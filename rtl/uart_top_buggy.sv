==> flow/design.v <==
module uart_rx_buggy #(
    parameter CLK_FREQ   = 50_000_000,   
    parameter DATA_WIDTH = 8             
)(
    input  logic                    clk,
    input  logic                    rst_n,
    input  logic [31:0]             baud_rate,       
    input  logic [1:0]              parity_mode,     
    input  logic                    stop_bits,       
    output logic [DATA_WIDTH-1:0]   rx_data,         
    output logic                    rx_valid,        
    output logic                    rx_error,        
    input  logic                    uart_rx          
);
    typedef enum logic [2:0] {
        IDLE      = 3'b000,
        START_BIT = 3'b001,
        DATA_BITS = 3'b010,
        PARITY    = 3'b011,
        STOP_BIT1 = 3'b100,
        STOP_BIT2 = 3'b101
    } state_t;
    state_t state, next_state;
    logic [31:0] baud_counter;
    logic [31:0] baud_tick_count;
    logic        baud_tick;
    logic        baud_tick_half;
    logic [2:0]  bit_counter;
    logic [DATA_WIDTH-1:0] rx_shift_reg;
    logic        parity_bit;
    logic        parity_error;
    logic        framing_error;
    logic        rx_sync1, rx_sync2;
    always_ff @(posedge clk or negedge rst_n) begin
        if (!rst_n) begin
            rx_sync1 <= 1'b1;
            rx_sync2 <= 1'b1;
        end else begin
            rx_sync1 <= uart_rx;
            rx_sync2 <= rx_sync1;
        end
    end
    assign baud_tick_count = CLK_FREQ / baud_rate;
    always_ff @(posedge clk or negedge rst_n) begin
        if (!rst_n) begin
            baud_counter <= '0;
            baud_tick <= 1'b0;
            baud_tick_half <= 1'b0;
        end else begin
            if (state == IDLE) begin
                baud_counter <= '0;
                baud_tick <= 1'b0;
                baud_tick_half <= 1'b0;
            end else begin
                if (baud_counter == (baud_tick_count >> 2)) begin   
                    baud_tick_half <= 1'b1;
                end else begin
                    baud_tick_half <= 1'b0;
                end
                if (baud_counter >= baud_tick_count - 1) begin
                    baud_counter <= '0;
                    baud_tick <= 1'b1;
                end else begin
                    baud_counter <= baud_counter + 1;
                    baud_tick <= 1'b0;
                end
            end
        end
    end
    always_ff @(posedge clk or negedge rst_n) begin
        if (!rst_n)
            state <= IDLE;
        else
            state <= next_state;
    end
    always_comb begin
        next_state = state;
        case (state)
            IDLE: begin
                if (!rx_sync2)   
                    next_state = START_BIT;
            end
            START_BIT: begin
                if (baud_tick_half) begin
                    if (!rx_sync2)   
                        next_state = DATA_BITS;
                    else
                        next_state = IDLE;   
                end
            end
            DATA_BITS: begin
                if (baud_tick && bit_counter == DATA_WIDTH - 1) begin
                    if (parity_mode != 2'b00)
                        next_state = PARITY;
                    else
                        next_state = STOP_BIT1;
                end
            end
            PARITY: begin
                if (baud_tick)
                    next_state = STOP_BIT1;
            end
            STOP_BIT1: begin
                if (baud_tick) begin
                    if (stop_bits)
                        next_state = STOP_BIT2;
                    else
                        next_state = IDLE;
                end
            end
            STOP_BIT2: begin
                if (baud_tick)
                    next_state = IDLE;
            end
            default: next_state = IDLE;
        endcase
    end
    always_ff @(posedge clk or negedge rst_n) begin
        if (!rst_n) begin
            bit_counter <= '0;
        end else begin
            if (state == IDLE || state == START_BIT)
                bit_counter <= '0;
            else if (state == DATA_BITS && baud_tick)
                bit_counter <= bit_counter + 1;
        end
    end
    always_ff @(posedge clk or negedge rst_n) begin
        if (!rst_n) begin
            rx_shift_reg <= '0;
        end else begin
            if (state == DATA_BITS && baud_tick_half)
                rx_shift_reg <= {rx_sync2, rx_shift_reg[DATA_WIDTH-1:1]};
        end
    end
    always_ff @(posedge clk or negedge rst_n) begin
        if (!rst_n) begin
            parity_bit <= 1'b0;
            parity_error <= 1'b0;
        end else begin
            if (state == PARITY && baud_tick_half) begin
                parity_bit <= rx_sync2;
            end
            if (state == STOP_BIT1 && parity_mode != 2'b00) begin
                case (parity_mode)
                    2'b01: parity_error <= (^rx_shift_reg) != parity_bit;       
                    2'b10: parity_error <= (~(^rx_shift_reg)) != parity_bit;    
                    default: parity_error <= 1'b0;
                endcase
            end else if (state == IDLE) begin
                parity_error <= 1'b0;
            end
        end
    end
    always_ff @(posedge clk or negedge rst_n) begin
        if (!rst_n) begin
            framing_error <= 1'b0;
        end else begin
            if (state == STOP_BIT1 && baud_tick_half) begin
                framing_error <= 1'b0;   
            end else if (state == IDLE) begin
                framing_error <= 1'b0;
            end
        end
    end
    always_ff @(posedge clk or negedge rst_n) begin
        if (!rst_n) begin
            rx_data <= '0;
            rx_valid <= 1'b0;
            rx_error <= 1'b0;
        end else begin
            if (state == STOP_BIT1 && baud_tick && !stop_bits) begin
                rx_data <= rx_shift_reg;
                rx_valid <= 1'b1;
                rx_error <= parity_error | framing_error;
            end else if (state == STOP_BIT2 && baud_tick) begin
                rx_data <= rx_shift_reg;
                rx_valid <= 1'b1;
                rx_error <= parity_error | framing_error;
            end else begin
                rx_valid <= 1'b0;
                rx_error <= 1'b0;
            end
        end
    end
endmodule
module uart_top_buggy #(
    parameter CLK_FREQ   = 50_000_000,   
    parameter DATA_WIDTH = 8             
)(
    input  logic                    clk,
    input  logic                    rst_n,
    input  logic [31:0]             baud_rate,       
    input  logic [1:0]              parity_mode,     
    input  logic                    stop_bits,       
    input  logic [DATA_WIDTH-1:0]   tx_data,
    input  logic                    tx_valid,
    output logic                    tx_ready,
    output logic                    tx_done,
    output logic [DATA_WIDTH-1:0]   rx_data,
    output logic                    rx_valid,
    output logic                    rx_error,
    output logic                    uart_tx,
    input  logic                    uart_rx
);
    uart_tx_buggy #(
        .CLK_FREQ   (CLK_FREQ),
        .DATA_WIDTH (DATA_WIDTH)
    ) u_uart_tx (
        .clk            (clk),
        .rst_n          (rst_n),
        .baud_rate      (baud_rate),
        .parity_mode    (parity_mode),
        .stop_bits      (stop_bits),
        .tx_data        (tx_data),
        .tx_valid       (tx_valid),
        .tx_ready       (tx_ready),
        .uart_tx        (uart_tx),
        .tx_done        (tx_done)
    );
    uart_rx_buggy #(
        .CLK_FREQ   (CLK_FREQ),
        .DATA_WIDTH (DATA_WIDTH)
    ) u_uart_rx (
        .clk            (clk),
        .rst_n          (rst_n),
        .baud_rate      (baud_rate),
        .parity_mode    (parity_mode),
        .stop_bits      (stop_bits),
        .rx_data        (rx_data),
        .rx_valid       (rx_valid),
        .rx_error       (rx_error),
        .uart_rx        (uart_rx)
    );
endmodule
module uart_tx_buggy #(
    parameter CLK_FREQ   = 50_000_000,   
    parameter DATA_WIDTH = 8             
)(
    input  logic                    clk,
    input  logic                    rst_n,
    input  logic [31:0]             baud_rate,       
    input  logic [1:0]              parity_mode,     
    input  logic                    stop_bits,       
    input  logic [DATA_WIDTH-1:0]   tx_data,         
    input  logic                    tx_valid,        
    output logic                    tx_ready,        
    output logic                    uart_tx,         
    output logic                    tx_done          
);
    typedef enum logic [2:0] {
        IDLE      = 3'b000,
        START_BIT = 3'b001,
        DATA_BITS = 3'b010,
        PARITY    = 3'b011,
        STOP_BIT1 = 3'b100,
        STOP_BIT2 = 3'b101
    } state_t;
    state_t state, next_state;
    logic [31:0] baud_counter;
    logic [31:0] baud_tick_count;
    logic        baud_tick;
    logic [2:0]  bit_counter;
    logic [DATA_WIDTH-1:0] tx_shift_reg;
    logic        parity_bit;
    assign baud_tick_count = CLK_FREQ / baud_rate;
    always_ff @(posedge clk or negedge rst_n) begin
        if (!rst_n) begin
            baud_counter <= '0;
            baud_tick <= 1'b0;
        end else begin
            if (state == IDLE) begin
                baud_counter <= '0;
                baud_tick <= 1'b0;
            end else if (baud_counter >= baud_tick_count) begin   
                baud_counter <= '0;
                baud_tick <= 1'b1;
            end else begin
                baud_counter <= baud_counter + 1;
                baud_tick <= 1'b0;
            end
        end
    end
    always_comb begin
        case (parity_mode)
            2'b01:   parity_bit = ~(^tx_shift_reg);      
            2'b10:   parity_bit = ^tx_shift_reg;         
            default: parity_bit = 1'b0;                  
        endcase
    end
    always_ff @(posedge clk or negedge rst_n) begin
        if (!rst_n)
            state <= IDLE;
        else
            state <= next_state;
    end
    always_comb begin
        next_state = state;
        case (state)
            IDLE: begin
                if (tx_valid)
                    next_state = START_BIT;
            end
            START_BIT: begin
                if (baud_tick)
                    next_state = DATA_BITS;
            end
            DATA_BITS: begin
                if (baud_tick && bit_counter == DATA_WIDTH - 1) begin
                    if (parity_mode != 2'b00)
                        next_state = PARITY;
                    else
                        next_state = STOP_BIT1;
                end
            end
            PARITY: begin
                if (baud_tick)
                    next_state = STOP_BIT1;
            end
            STOP_BIT1: begin
                if (baud_tick) begin
                    if (stop_bits)
                        next_state = STOP_BIT2;
                    else
                        next_state = IDLE;
                end
            end
            STOP_BIT2: begin
                if (baud_tick)
                    next_state = IDLE;
            end
            default: next_state = IDLE;
        endcase
    end
    always_ff @(posedge clk or negedge rst_n) begin
        if (!rst_n) begin
            bit_counter <= '0;
        end else begin
            if (state == IDLE || state == START_BIT)
                bit_counter <= '0;
            else if (state == DATA_BITS && baud_tick)
                bit_counter <= bit_counter + 1;
        end
    end
    always_ff @(posedge clk or negedge rst_n) begin
        if (!rst_n) begin
            tx_shift_reg <= '0;
        end else begin
            if (state == IDLE && tx_valid)
                tx_shift_reg <= tx_data;
            else if (state == DATA_BITS && baud_tick)
                tx_shift_reg <= {1'b0, tx_shift_reg[DATA_WIDTH-1:1]};
        end
    end
    always_ff @(posedge clk or negedge rst_n) begin
        if (!rst_n) begin
            uart_tx <= 1'b1;   
        end else begin
            case (state)
                IDLE:      uart_tx <= 1'b1;
                START_BIT: uart_tx <= 1'b0;
                DATA_BITS: uart_tx <= tx_shift_reg[0];
                PARITY:    uart_tx <= parity_bit;
                STOP_BIT1: uart_tx <= 1'b1;
                STOP_BIT2: uart_tx <= 1'b1;
                default:   uart_tx <= 1'b1;
            endcase
        end
    end
    assign tx_ready = (state == IDLE);
    assign tx_done  = (state == STOP_BIT1 && !stop_bits && baud_tick) ||
                      (state == STOP_BIT2 && baud_tick);
endmodule
From RTL to reports: uart_top_buggy --
What the tools print for uart_top_buggy, step after step. Lines are those of the file above, counted from 1. Cell names lack the library's common part. The mark n/a stands for no value.
Inputs: top module uart_top_buggy, clock input clk, standard-cell library sky130hd, library corner tt_025C_1v80

Word-level counts --
Source: Yosys, flattened and elaborated, memories not mapped. Widths are those after wreduce. Registers that Yosys merges into a memory's read port (data or address) are not register bits. Print and check cells do not count. Equal cells are merged and count once.
Word-level totals: flip-flop bits (word level) 111, bits of input ports 47, output and inout bits 13, cells after elaboration 137
Cells by class: add/sub/neg operators 5, divide/modulo/power cells 1, order comparisons 2, equal/unequal tests 29, muxes and demuxes 45, bitwise gates (word level) 3, reductions and logical operators 32
Operators by type and width (number):
- divider 26 x 32 -> 32 bit (first input constant) | 1
- 2-to-1 mux 32 bit | 4
- adder 32 x 1 -> 32 bit (second input constant) | 2
- greater-or-equal comparator 32 bit | 2
- 2-to-1 mux 3 bit | 18
- case mux 3 bit (select 6 bit) | 2
- subtractor 32 x 1 -> 32 bit (second input constant) | 1
- equality test 32 x 30 -> 1 bit | 1
- 2-to-1 mux 8 bit | 4
- inequality test 2 x 1 -> 1 bit (second input constant) | 10
- equality test 3 bit (second input constant) | 6
- XOR reduction 8 bit | 2
- logical AND 1 bit | 15
- nonzero test 2 bit | 7
- 2-to-1 mux 1 bit | 13
- equality test 3 x 2 -> 1 bit (second input constant) | 4
- AND reduction 6 bit | 2
- adder 3 x 1 -> 3 bit (second input constant) | 2
- equality test 3 x 1 -> 1 bit (second input constant) | 2
- zero test 3 bit | 2
- inequality test 2 bit (second input constant) | 2
- case mux 1 bit (select 2 bit) | 2
- logical OR 1 bit | 3
- case mux 1 bit (select 3 bit) | 1
- inequality test 1 bit | 2
- NOT 1 bit | 2
- equality test 2 x 1 -> 1 bit (second input constant) | 1
- equality test 2 bit (second input constant) | 1
Other operator kinds: 3; their cells: 3.

Longest topological paths --
Longest topological path by Yosys (ltp), each cell counted once; first at word level (registers and memories cut), then after technology mapping (sequential cells cut; the memories' decode and read muxes count).
Depth: word-level depth 5, ABC_AREA 0, depth in mapped cells 375, gate-level depth less buffers 330

After synthesis --
Source: synth_stat.txt of the flow (Yosys; design flattened, memories mapped). It holds for the ABC_AREA given above (unset counts as 0); a run with the other value may have another netlist. Totals and module areas in this step are rounded.
Mapped netlist: cell count 5707, synthesis area 40100 µm², sequential part of the area 2910 µm², flip-flop cells 116, buffer cells 179
Cell types:
- ha_1 | number 569, area in all 7.12E+03 µm²
- dfrtp_1 | number 111, area in all 2.78E+03 µm²
- xnor2_1 | number 302, area in all 2.65E+03 µm²
- nor2_1 | number 661, area in all 2481.13 µm²
- a21oi_1 | number 459, area in all 2.3E+03 µm²
- nand2_1 | number 533, area in all 2E+03 µm²
- a21o_1 | number 227, area in all 1.7E+03 µm²
- o21ai_0 | number 322, area in all 1.61E+03 µm²
- xor2_1 | number 184, area in all 1.61E+03 µm²
- o21a_1 | number 149, area in all 1.12E+03 µm²
- nand3_1 | number 169, area in all 845.811 µm²
- inv_1 | number 198, area in all 743.213 µm²
- nor3_1 | number 147, area in all 735.706 µm²
- mux2_2 | number 56, area in all 630.605 µm²
- a31oi_1 | number 96, area in all 600.576 µm²
- nand2b_1 | number 94, area in all 588.064 µm²
- a211oi_1 | number 75, area in all 563.04 µm²
- o211ai_1 | number 67, area in all 502.982 µm²
Not listed: further types 90, cells in them 1288. The figures by module come from a second, unflattened synthesis with its own total; it is not the netlist above.
Unflattened totals: cell total of the unflattened synthesis 10230, area total of the unflattened synthesis 70200 µm²
Each row is one instance without its submodules.
Modules:
- uart_rx_buggy | times used 1, cells 5289, area 36100 µm², seq. area 1630 µm²
- uart_tx_buggy | times used 1, cells 4941, area 34000 µm², seq. area 1280 µm²
- uart_top_buggy | times used 1, cells 0, area 0.0 µm², seq. area 0.0 µm²

Worst setup path after synthesis --
Path of least setup slack by OpenSTA after synthesis, without wires, with an ideal clock, recovery checks aside; 20% of the period is set as input and as output delay. Where synthesis merged equal registers, the netlist keeps one of their names.
Timing path post-synthesis: path kind input to register, start point input baud_rate[0], end point register u_uart_tx.baud_counter[10], clock period 113.0 ns, input delay 22.600 ns, library setup time 0.072 ns, launch time at the first pin 22.600 ns, arrival 94.027 ns, required time 112.928 ns, slack 18.901 ns, delay of the path 71.499 ns, stages on the path 346, path buffers 64, period reached after synthesis 94.099 ns
"delay of the path" is the arrival time less input delay plus setup time. "stages on the path": output pins that drive a net of the path, with the launching flip-flop's if there is one; two outputs of one cell count as two. "period reached after synthesis" = period - worst setup slack (recovery checks aside). The figure is calculated, with input and output delays left at 20% of the set period. Between the ends stands the longest chain of elaborated cells between them, by number of cells; it is not shown to be the way that was timed. Of several equally long chains one is given. A line is the first line of the expression or statement that the cell stems from. Yosys adds cells for indexed reads and writes and turns some case tables into memories. At most two assigning lines are given for a register; there are more.
On the way, post-synthesis: cell sequence buf_4 buf_4 buf_4 buf_4 buf_2 buf_1 clkbuf_1 buf_1 clkbuf_1 xor2_1 nor2_1 ha_1 a21oi_1 nor4_1 inv_1 nor2_1 ha_1 o21bai_1 (+310 left out) o31a_1 o211a_1 inv_1 ha_1 nand2b_1 a21o_1 a21o_1 a21o_1 a21o_1 a21o_1 a21o_1 a21o_1 a211o_1 a2111oi_0 o31ai_1 a211o_1 buf_1 nor2_1, length of the longest elaborated chain 4, elaborated cells on any way between the ends 4, those cells by class div: 1; compare: 1; mux: 2
RTL lines, path post-synthesis:
- from (decl) | line 193 | input  logic [31:0]             baud_rate,
- divider 26 x 32 -> 32 bit | line 266 | assign baud_tick_count = CLK_FREQ / baud_rate;
- greater-or-equal comparator 32 bit | line 275 | end else if (baud_counter >= baud_tick_count) begin
- 2-to-1 mux 32 bit | line 275
- 2-to-1 mux 32 bit | line 272 | if (state == IDLE) begin
- to (assign) | line 273 | baud_counter <= '0;
- to (assign) | line 279 | baud_counter <= baud_counter + 1;
- to (decl) | line 260 | logic [31:0] baud_counter;

Worst path after layout --
Path of least setup slack in the final report of entry A (OpenROAD, finished layout, wires in). Where an end is a register, its clock arrival counts in the times.
Timing path post-layout: path kind input to register, start point input baud_rate[24], end point register u_uart_tx.baud_counter[23], clock period 83.8 ns, input delay 16.76 ns, library setup time 0.07 ns, launch time at the first pin 16.76 ns, arrival 81.61 ns, required time 84.14 ns, slack 2.53 ns, stages on the path 315, path buffers 36
Between the ends stands the longest chain of elaborated cells between them, by number of cells; it is not shown to be the way that was timed. Of several equally long chains one is given. At most two assigning lines are given for a register; there are more.
On the way, post-layout: cell sequence clkdlybuf4s50_1 nor4_2 buf_4 and4_1 buf_4 nand2_1 nor4_2 o21ai_1 nor2_1 ha_1 o21bai_1 buf_4 a21oi_1 nor4_2 inv_1 nor2_1 ha_1 o21bai_2 (+279 left out) o31a_1 o211a_1 inv_1 ha_1 nand2b_1 a21o_1 a21o_1 a21o_1 a21o_1 a21o_1 a21o_1 a21o_1 a211o_1 a2111oi_4 o31ai_1 a211o_1 buf_12 nor2_1, length of the longest elaborated chain 4, elaborated cells on any way between the ends 4, those cells by class div: 1; compare: 1; mux: 2
RTL lines, path post-layout:
- from (decl) | line 193 | input  logic [31:0]             baud_rate,
- divider 26 x 32 -> 32 bit | line 266 | assign baud_tick_count = CLK_FREQ / baud_rate;
- greater-or-equal comparator 32 bit | line 275 | end else if (baud_counter >= baud_tick_count) begin
- 2-to-1 mux 32 bit | line 275
- 2-to-1 mux 32 bit | line 272 | if (state == IDLE) begin
- to (assign) | line 273 | baud_counter <= '0;
- to (assign) | line 279 | baud_counter <= baud_counter + 1;
- to (decl) | line 260 | logic [31:0] baud_counter;

Module uart_top_buggy, platform sky130hd: 2 stored runs of the flow (Yosys, OpenROAD) with differing settings, in no particular order. Input and output delays are each 20% of the period that was set; the output load is 0.01 pF.
"achieved clock period" is the run's clock period less its worst setup slack. It is reckoned from that one timing run; input and output delays stay at 20% of the period that was set.
"worst setup path time" = time allowed to the worst setup path (clock period - input delay - output delay, where it has them) - its slack; a late launch clock adds to it, a late capture clock takes from it.
"power" rests on the timing tool's default activity at the inputs, not on a simulated workload.
The measured numbers are rounded.
[entry A] settings: period_ns=83.8, CAP_MARGIN=20, CORE_MARGIN=2, CORE_UTILIZATION=40, SLEW_MARGIN=20
[entry A] result: chip area after synthesis (Yosys) 40100 µm², die area 103000 µm², standard-cell area of the final layout 50500 µm², utilization 0.506, worst setup slack after layout 2.53 ns, total negative slack 0.000 ns, worst hold slack 0.360 ns, power 316 uW, achieved clock period 81.271 ns, worst setup path time 64.51 ns, worst setup path kind input to register
[entry B] settings: period_ns=61.5, CORE_UTILIZATION=55, SETUP_SLACK_MARGIN=5.0, PLACE_DENSITY_LB_ADDON=0.13, CORE_ASPECT_RATIO=1.6, CELL_PAD_IN_SITES_GLOBAL_PLACEMENT=3, GPL_TIMING_DRIVEN=0, CTS_CLUSTER_DIAMETER=45, CAP_MARGIN=20, CORE_MARGIN=2, SLEW_MARGIN=20
[entry B] result: did not finish, placement stopped with FLW-0024
